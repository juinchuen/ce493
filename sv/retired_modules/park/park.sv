==> flow/design.v <==
module park #(
    parameter D_WIDTH = 19,
    parameter Q_BITS = 15
) (
    input logic clk,
    input logic rstb,
    input logic signed [D_WIDTH-1:0] alpha,
    input logic signed [D_WIDTH-1:0] beta,
    input logic signed [D_WIDTH-1:0] sin,
    input logic signed [D_WIDTH-1:0] cos,
    input logic start,
    output logic signed [D_WIDTH-1:0] D,
    output logic signed [D_WIDTH-1:0] Q,
    output logic done
);
logic signed [D_WIDTH-1:0] D_c, Q_c;
logic signed [D_WIDTH*2-1:0] a_cos, a_cos_c, a_sin, a_sin_c;
logic signed [D_WIDTH*2-1:0] b_cos, b_cos_c, b_sin, b_sin_c;
logic done_c;
enum logic {s0, s1} state, next_state;
always_ff @(posedge clk or negedge rstb) begin
  if (!rstb) begin
    D <= 'b0;
    Q <= 'b0;
    done <= 'b0;
    a_cos <= 'b0;
    a_sin <= 'b0;
    b_sin <= 'b0;
    b_cos <= 'b0;
    state <= s0;
  end else begin
    D <= D_c;
    Q <= Q_c;
    done <= done_c;
    state <= next_state;
    a_cos <= a_cos_c;
    a_sin <= a_sin_c;
    b_sin <= b_sin_c;
    b_cos <= b_cos_c;
  end
end
always_comb begin
  D_c = D;
  Q_c = Q;
  done_c = done;
  next_state = state;
  a_cos_c = a_cos;
  a_sin_c = a_sin;
  b_sin_c = b_sin;
  b_cos_c = b_cos;
  case(state)
    s0: begin
      if (start) begin
        a_cos_c = (alpha * cos) >>> Q_BITS;
        a_sin_c = (alpha * sin) >>> Q_BITS;
        b_sin_c = (beta * sin) >>> Q_BITS;
        b_cos_c = (beta * cos) >>> Q_BITS;
        next_state = s1;
      end
    end
    s1: begin
      D_c = b_sin + a_cos;
      Q_c = b_cos - a_sin;
      done_c = 'b1;
      next_state = s0;
    end
  endcase;
end
endmodule
From RTL to reports: park
The steps from the RTL of park to its reports follow in flow order.
Lines are those of the file above, counted from 1.
Cell names lack the library's common part.
{"block": "setup", "design": "park", "clk_port": "clk", "lib": "sky130hd", "pvt_corner": "tt_025C_1v80"}

Word level
Yosys after proc, flatten, opt, wreduce and memory -nomap, before mapping. Memory bits, and registers merged into a memory's read port (data or address), are not among the register bits. Print and check cells are not counted. Equal cells are merged and count once.
{"block": "word_totals", "ff_bits": 116, "wordCells": 30}
{"block": "op_classes", "add_sub_neg": 2, "n_mul": 4, "equal": 1, "n_mux": 13, "bitwise": 1, "n_reduce_logical": 1}
{"block": "ops", "operator": "19-bit by 19-bit multiplier with 34-bit output", "count": 4}
{"block": "ops", "operator": "19-bit two-way mux", "count": 10}
{"block": "ops", "operator": "19-bit adder", "count": 1}
{"block": "ops", "operator": "19-bit subtractor", "count": 1}
{"block": "ops", "operator": "2-bit != test (second input constant)", "count": 1}
{"block": "ops", "operator": "2-bit AND reduction", "count": 1}
{"block": "ops", "operator": "1-bit case mux with 2-bit select", "count": 1}
{"block": "ops", "operator": "1-bit two-way mux", "count": 2}
{"block": "ops", "operator": "1-bit NOT", "count": 1}

Depth
Yosys ltp: most cells in a row. Word level: on the elaborated netlist, between registers, memories and ports. Mapped: between sequential cells and ports; inverters and the memories' decode and read muxes count.
{"block": "logic_depth", "depth_word": 3, "ABC_AREA": 1, "depth_mapped": 33, "ltp_nobuf": 31}

After synthesis
Yosys stat after the flow's synthesis: flattened, memories mapped to cells. It holds for the ABC_AREA given above (unset counts as 0); a run with the other value may have another netlist.
{"block": "mapped", "mapped_cells": 7755, "mapped_area_um2": 59034.1, "sequential_area_um2": 2902.8, "ffs": 116, "buffers": 323}
{"block": "types", "cell": "fa_1", "count": 1342, "area_total_um2": 2.69E+04}
{"block": "types", "cell": "inv_1", "count": 2374, "area_total_um2": 8.91E+03}
{"block": "types", "cell": "nand2_1", "count": 2079, "area_total_um2": 7.8E+03}
{"block": "types", "cell": "ha_1", "count": 432, "area_total_um2": 5.41E+03}
{"block": "types", "cell": "dfrtp_1", "count": 116, "area_total_um2": 2.9E+03}
{"block": "types", "cell": "nand3_1", "count": 195, "area_total_um2": 975.936}
{"block": "types", "cell": "nor2_1", "count": 244, "area_total_um2": 915.878}
{"block": "types", "cell": "a21oi_1", "count": 159, "area_total_um2": 795.763}
{"block": "types", "cell": "clkbuf_1", "count": 208, "area_total_um2": 780.749}
{"block": "types", "cell": "o21ai_0", "count": 120, "area_total_um2": 600.576}
{"block": "types", "cell": "xnor2_1", "count": 41, "area_total_um2": 359.094}
{"block": "types", "cell": "buf_1", "count": 88, "area_total_um2": 330.317}
{"block": "types", "cell": "a31oi_1", "count": 42, "area_total_um2": 262.752}
{"block": "types", "cell": "a21o_1", "count": 30, "area_total_um2": 225.216}
{"block": "types", "cell": "xor2_1", "count": 21, "area_total_um2": 183.926}
{"block": "types", "cell": "o21bai_1", "count": 23, "area_total_um2": 172.666}
{"block": "types", "cell": "nand4_1", "count": 24, "area_total_um2": 150.144}
{"block": "types", "cell": "nor3_1", "count": 30, "area_total_um2": 150.144}
Not listed: further types 30, cells in them 187.

Timing after synthesis
OpenSTA on the mapped netlist: ideal clock, no wires. The path of least setup slack (recovery checks aside). Input and output delay are each 20% of the period. Register names are those of the netlist, which keeps one name where synthesis merged equal registers.
{"block": "synth_path", "kind": "input to register", "from": "input sin[2]", "to": "register a_sin[18]", "tclk_ns": 11.8, "in_delay_ns": 2.360, "setup_ns": 0.118, "t_first_pin_ns": 2.360, "t_arrival_ns": 8.085, "t_required_ns": 11.682, "setup_slack_ns": 3.597, "path_delay_ns": 5.843, "stages": 25, "n_path_buf": 2, "period_less_setup_slack_ns": 8.203}
"path_delay_ns" is the arrival time less input delay plus setup time.
"stages": output pins that drive a net of the path, with the launching flip-flop's if there is one; two outputs of one cell count as two.
"period_less_setup_slack_ns" = period - worst setup slack (recovery checks aside). The figure is calculated, with input and output delays left at 20% of the set period.
Between the ends stands the longest chain of elaborated cells between them, by number of cells; it is not shown to be the way that was timed. Of several equally long chains one is given.
Each line given opens the expression or statement behind the cell; cells for indexed reads and writes are added by Yosys, which also makes memories of some case tables.
{"block": "synth_between", "cell_sequence": "clkbuf_1 -> clkbuf_1 -> nand2_1 -> fa_1 -> inv_1 -> fa_1 -> fa_1 -> inv_1 -> fa_1 -> inv_1 -> fa_1 -> inv_1 -> fa_1 -> inv_1 -> ha_1 -> ha_1 -> a21o_1 -> a31oi_1 -> nor2_1 -> nor2_1 -> nand2_1 -> a21oi_1 -> nand3_1 -> nand3_1 -> nand2_1", "elab_chain_len": 3, "cone_cells": 3, "cone_lines": 3}
{"block": "synth_rtl", "item": "start, declared", "line": 9, "rtl": "input logic signed [D_WIDTH-1:0] sin,"}
{"block": "synth_rtl", "item": "19-bit by 19-bit multiplier with 34-bit output", "line": 55, "rtl": "a_sin_c = (alpha * sin) >>> Q_BITS;"}
{"block": "synth_rtl", "item": "19-bit two-way mux", "line": 53, "rtl": "if (start) begin"}
{"block": "synth_rtl", "item": "19-bit two-way mux", "line": 51, "rtl": "case(state)"}
{"block": "synth_rtl", "item": "end, assigned", "line": 27, "rtl": "a_sin <= 'b0;"}
{"block": "synth_rtl", "item": "end, assigned", "line": 37, "rtl": "a_sin <= a_sin_c;"}

Worst path after layout
Path of least setup slack in the final report of run 2 (OpenROAD, finished layout, wires in). Where an end is a register, its clock arrival counts in the times.
{"block": "layout_path", "kind": "input to register", "from": "input beta[16]", "to": "register b_sin[12]", "tclk_ns": 8.69, "in_delay_ns": 1.74, "setup_ns": 0.11, "t_first_pin_ns": 1.74, "t_arrival_ns": 8.32, "t_required_ns": 9.02, "setup_slack_ns": 0.70, "stages": 23, "n_path_buf": 2}
Between the ends stands the longest chain of elaborated cells between them, by number of cells; it is not shown to be the way that was timed. Of several equally long chains one is given.
{"block": "layout_between", "cell_sequence": "clkdlybuf4s50_1 -> buf_12 -> nand2_1 -> inv_1 -> fa_1 -> fa_1 -> inv_1 -> fa_1 -> inv_1 -> fa_1 -> fa_1 -> fa_1 -> fa_1 -> ha_1 -> inv_1 -> o21ai_0 -> a21oi_1 -> o21ai_0 -> a21oi_1 -> o21ai_0 -> or2_2 -> nand3_1 -> nand2_1", "elab_chain_len": 3, "cone_cells": 3, "cone_lines": 3}
{"block": "layout_rtl", "item": "start, declared", "line": 8, "rtl": "input logic signed [D_WIDTH-1:0] beta,"}
{"block": "layout_rtl", "item": "19-bit by 19-bit multiplier with 34-bit output", "line": 56, "rtl": "b_sin_c = (beta * sin) >>> Q_BITS;"}
{"block": "layout_rtl", "item": "19-bit two-way mux", "line": 53, "rtl": "if (start) begin"}
{"block": "layout_rtl", "item": "19-bit two-way mux", "line": 51, "rtl": "case(state)"}
{"block": "layout_rtl", "item": "end, assigned", "line": 28, "rtl": "b_sin <= 'b0;"}
{"block": "layout_rtl", "item": "end, assigned", "line": 38, "rtl": "b_sin <= b_sin_c;"}

Wiki page: park / flow data

Module park, platform sky130hd: 2 stored runs of the flow (Yosys, OpenROAD) with differing settings, in no particular order. Input and output delays are each 20% of the period that was set; the output load is 0.01 pF.
"period_reached_ns": clock period set for the run, less the worst setup slack. It is reckoned from that one timing run; input and output delays stay at 20% of the period that was set.

{"run": "run 1", "settings": { "period_ns": 14.9, "CORE_UTILIZATION": 68, "SETUP_SLACK_MARGIN": 3.47, "PLACE_DENSITY_LB_ADDON": 0.02, "CORE_MARGIN": 3, "CELL_PAD_IN_SITES_GLOBAL_PLACEMENT": 1, "TNS_END_PERCENT": 35, "ABC_AREA": 1, "GPL_TIMING_DRIVEN": 0, "CAP_MARGIN": 20, "SLEW_MARGIN": 20 }, "outcome": "stopped before the end: placement reported FLW-0024"}
{"run": "run 2", "settings": { "period_ns": 8.69, "CORE_UTILIZATION": 45, "SETUP_SLACK_MARGIN": 0.4, "PLACE_DENSITY_LB_ADDON": 0.21, "CORE_MARGIN": 10, "ABC_AREA": 1, "GPL_ROUTABILITY_DRIVEN": 0, "SLEW_MARGIN": 25, "CAP_MARGIN": 20 }, "results": { "final_stdcell_area_um2": 62708.9, "ws_setup_ns": 0.704, "worst_hold_slack_ns": 0.469, "die_um2": 146073.0, "synthArea_um2": 59034.1, "period_reached_ns": 7.986 }}
