==> flow/design.v <==
module inverse_park #(
    parameter D_WIDTH = 19,
    parameter Q_BITS = 15
) (
    input logic clk,
    input logic rstb,
    input logic signed [D_WIDTH-1:0] D,
    input logic signed [D_WIDTH-1:0] Q,
    input logic signed [D_WIDTH-1:0] sin,
    input logic signed [D_WIDTH-1:0] cos,
    input logic start,
    output logic signed [D_WIDTH-1:0] alpha,
    output logic signed [D_WIDTH-1:0] beta,
    output logic done
);
logic signed [D_WIDTH-1:0] alpha_c, beta_c;
logic signed [D_WIDTH*2-1:0] D_cos, D_cos_c, D_sin, D_sin_c;
logic signed [D_WIDTH*2-1:0] Q_sin, Q_sin_c, Q_cos, Q_cos_c; 
logic done_c;
enum logic {s0, s1} state, next_state;
always_ff @(posedge clk or negedge rstb) begin
  if (!rstb) begin
    alpha <= 'b0;
    beta <= 'b0;
    done <= 'b0;
    state <= s0;
    D_cos <= 'b0;
    D_sin <= 'b0;
    Q_sin <= 'b0;
    Q_cos <= 'b0;
  end else begin
    alpha <= alpha_c;
    beta <= beta_c;
    done <= done_c;
    state <= next_state;
    D_cos <= D_cos_c;
    D_sin <= D_sin_c;
    Q_sin <= Q_sin_c;
    Q_cos <= Q_cos_c;
  end
end
always_comb begin
  alpha_c = alpha;
  beta_c = beta;
  done_c = done;
  next_state = state;
  D_cos_c = D_cos;
  D_sin_c = D_sin;
  Q_sin_c = Q_sin;
  Q_cos_c = Q_cos;
  case(state)
    s0: begin
      if (start) begin
        D_cos_c = (D * cos) >>> Q_BITS;
        D_sin_c = (D * sin) >>> Q_BITS;
        Q_sin_c = (Q * sin) >>> Q_BITS;
        Q_cos_c = (Q * cos) >>> Q_BITS;
        next_state = s1;
      end
    end
    s1: begin
      alpha_c = D_cos - Q_sin;
      beta_c = D_sin + Q_cos;
      done_c = 'b1;
      next_state = s0;
    end
  endcase;
end
endmodule
## From RTL to reports: inverse_park

The steps from the RTL of inverse_park to its reports follow in flow order.
Line numbers count from 1 in the design file above.
Operators carry their Yosys type and port widths (W data, S select, Z words).
The mark - stands for no value.

| inputs | value |
|---|---|
| top module | inverse_park |
| clock input | clk |
| library | sky130hd |
| timing corner | tt_025C_1v80 |

## Elaborated design

Source: Yosys, flattened and elaborated, memories not mapped. Widths are those after wreduce. Registers that Yosys merges into a memory's read port (data or address) are not register bits. Print and check cells do not count. Equal cells are merged and count once.

| cells by class | value |
|---|---|
| equal/unequal tests | 1 |
| divide/modulo/power cells | 0 |
| bitwise gates (word level) | 1 |
| mux-type cells | 13 |
| $lt $le $gt $ge | 0 |
| multipliers | 4 |
| $add $sub $neg | 2 |
| reductions and logical operators | 1 |
| shifts and indexed selects | 0 |

Operators by type and width:

| kind | count |
|---|---|
| $mul A19 B19 Y34 | 4 |
| $mux W19 | 10 |
| $add A19 B19 Y19 | 1 |
| $sub A19 B19 Y19 | 1 |
| $ne A2 B2 Y1 const B | 1 |
| $reduce_and A2 Y1 | 1 |
| $pmux W1 S2 | 1 |
| $mux W1 | 2 |
| $not A1 Y1 | 1 |

| word-level totals | value |
|---|---|
| bits of input ports | 79 |
| memories kept | 0 |
| memory bits (writable) | 0 |
| latch bits | 0 |
| word width x clocked read ports | 0 |
| word-level cells | 30 |
| register bits after elaboration | 116 |
| output and inout bits | 39 |
| bits in read-only memories | 0 |

## Depth

Yosys ltp: most cells in a row. Word level: on the elaborated netlist, between registers, memories and ports. Mapped: between sequential cells and ports; inverters and the memories' decode and read muxes count.

| depth | value |
|---|---|
| depth after elaboration | 3 |
| ABC_AREA | 0 |
| gate-level depth with buffers | 26 |
| gate-level depth less buffers | 24 |

## Netlist

Source: synth_stat.txt of the flow (Yosys; design flattened, memories mapped). It holds for the ABC_AREA given above (unset counts as 0); a run with the other value may have another netlist.
The area totals of this step are shown rounded.

Cells by type:

| cell type | count | total area (um^2) |
|---|---|---|
| sky130_fd_sc_hd__fa_1 | 1342 | 2.69E+04 |
| sky130_fd_sc_hd__ha_1 | 432 | 5.41E+03 |
| sky130_fd_sc_hd__inv_1 | 1400 | 5255.04 |
| sky130_fd_sc_hd__and2_1 | 722 | 4.52E+03 |
| sky130_fd_sc_hd__dfrtp_1 | 116 | 2.9E+03 |
| sky130_fd_sc_hd__nand2_1 | 749 | 2.81E+03 |
| sky130_fd_sc_hd__clkbuf_1 | 312 | 1.17E+03 |
| sky130_fd_sc_hd__xnor2_1 | 117 | 1.02E+03 |
| sky130_fd_sc_hd__o21ai_0 | 105 | 525.504 |
| sky130_fd_sc_hd__xor2_1 | 45 | 394.128 |
| sky130_fd_sc_hd__nor2b_1 | 50 | 312.8 |
| sky130_fd_sc_hd__a21oi_1 | 55 | 275.264 |
| sky130_fd_sc_hd__a21o_1 | 34 | 255.245 |
| sky130_fd_sc_hd__mux2_2 | 22 | 247.738 |
| sky130_fd_sc_hd__nand2b_1 | 35 | 218.96 |
| sky130_fd_sc_hd__nor2_1 | 43 | 161.405 |
| sky130_fd_sc_hd__nand3_1 | 31 | 155.149 |
| sky130_fd_sc_hd__o31ai_1 | 20 | 150.144 |

Not listed: further types 43, cells in them 204.

| synthesis totals | value |
|---|---|
| buffers | 317 |
| flip-flop cells | 116 |
| standard cells after synthesis | 5834 |
| area of sequential cells | 0.002903 mm^2 |
| chip area (Yosys) | 0.05412 mm^2 |

## Timing after synthesis

OpenSTA on the mapped netlist: ideal clock, no wires. The path of least setup slack (recovery checks aside). Input and output delay are each 20% of the period. Register names are those of the netlist, which keeps one name where synthesis merged equal registers.

| path after synthesis | value |
|---|---|
| kind | input to register |
| start point | input D[7] |
| end point | register D_cos[18] |
| data arrival time | 8.090 ns |
| path slack | -0.419 ns |
| library setup time | 0.069 ns |
| clock period | 7.74 ns |
| path buffers | 2 |
| input delay | 1.548 ns |
| path delay | 6.611 ns |
| stages on the path | 23 |
| required time | 7.671 ns |
| launch time at the first pin | 1.548 ns |
| synthesis period reached | 8.159 ns |

"path delay" = arrival - input delay + setup time.
"stages on the path" counts driving pins, that of a launching flip-flop among them; a cell with two outputs on the path counts twice.
"synthesis period reached" is the clock period less the worst setup slack; recovery checks do not enter. This is arithmetic on one report: input and output delays are still those of the set period (20% each).
Between the ends stands the longest chain of elaborated cells between them, by number of cells; it is not shown to be the way that was timed. Of several equally long chains one is given.
Each line given opens the expression or statement behind the cell; cells for indexed reads and writes are added by Yosys, which also makes memories of some case tables.

| on the way, after synthesis | value |
|---|---|
| cells stage by stage | sky130_fd_sc_hd__clkbuf_1 sky130_fd_sc_hd__clkbuf_1 sky130_fd_sc_hd__nand2_1 sky130_fd_sc_hd__fa_1 sky130_fd_sc_hd__inv_1 sky130_fd_sc_hd__fa_1 sky130_fd_sc_hd__inv_1 sky130_fd_sc_hd__fa_1 sky130_fd_sc_hd__inv_1 sky130_fd_sc_hd__fa_1 sky130_fd_sc_hd__fa_1 sky130_fd_sc_hd__fa_1 sky130_fd_sc_hd__fa_1 sky130_fd_sc_hd__ha_1 sky130_fd_sc_hd__a2111oi_2 sky130_fd_sc_hd__o21ai_1 sky130_fd_sc_hd__o21a_1 sky130_fd_sc_hd__a221o_1 sky130_fd_sc_hd__a41o_2 sky130_fd_sc_hd__o311a_4 sky130_fd_sc_hd__or3b_4 sky130_fd_sc_hd__a2111o_1 sky130_fd_sc_hd__nand3_1 |
| length of the longest elaborated chain | 3 |
| elaborated cells between the ends (all ways) | 3 |
| RTL lines with such cells | 3 |
| classes of those cells | 1 x mul; 2 x mux |

Ends and longest elaborated chain, after synthesis:

| element | line | RTL |
|---|---|---|
| from (decl) | 7 | `input logic signed [D_WIDTH-1:0] D,` |
| $mul A19 B19 Y34 | 54 | `D_cos_c = (D * cos) >>> Q_BITS;` |
| $mux W19 | 53 | `if (start) begin` |
| $mux W19 | 51 | `case(state)` |
| to (assign) | 27 | `D_cos <= 'b0;` |
| to (assign) | 36 | `D_cos <= D_cos_c;` |

Settings of 2 stored flow runs for module inverse_park (sky130hd), not sorted in any way. The constraints put input and output delay at 20% of the set period each and load the outputs with 0.01 pF.

#### Entry A

| setting | value |
|---|---|
| period_ns | `9.32` |
| CORE_UTILIZATION | `49` |
| SETUP_SLACK_MARGIN | `1.51` |
| PLACE_DENSITY_LB_ADDON | `0.28` |
| CELL_PAD_IN_SITES_GLOBAL_PLACEMENT | `1` |
| CELL_PAD_IN_SITES_DETAIL_PLACEMENT | `2` |
| GPL_ROUTABILITY_DRIVEN | `1` |
| CTS_CLUSTER_DIAMETER | `151` |
| SLEW_MARGIN | `15` |
| CAP_MARGIN | `20` |
| CORE_MARGIN | `2` |

Unfinished; error DPL-0033 in clock tree synthesis.

#### Entry B

| setting | value |
|---|---|
| period_ns | `8.97` |
| CORE_UTILIZATION | `60` |
| SETUP_SLACK_MARGIN | `-0.17` |
| PLACE_DENSITY | `0.8` |
| CORE_ASPECT_RATIO | `1.55` |
| CELL_PAD_IN_SITES_GLOBAL_PLACEMENT | `3` |
| ABC_AREA | `0` |
| GPL_ROUTABILITY_DRIVEN | `1` |
| CTS_CLUSTER_SIZE | `38` |
| MAX_ROUTING_LAYER | `met4` |
| CAP_MARGIN | `20` |
| CORE_MARGIN | `2` |
| SLEW_MARGIN | `20` |

Unfinished; error GPL-0301 in placement.
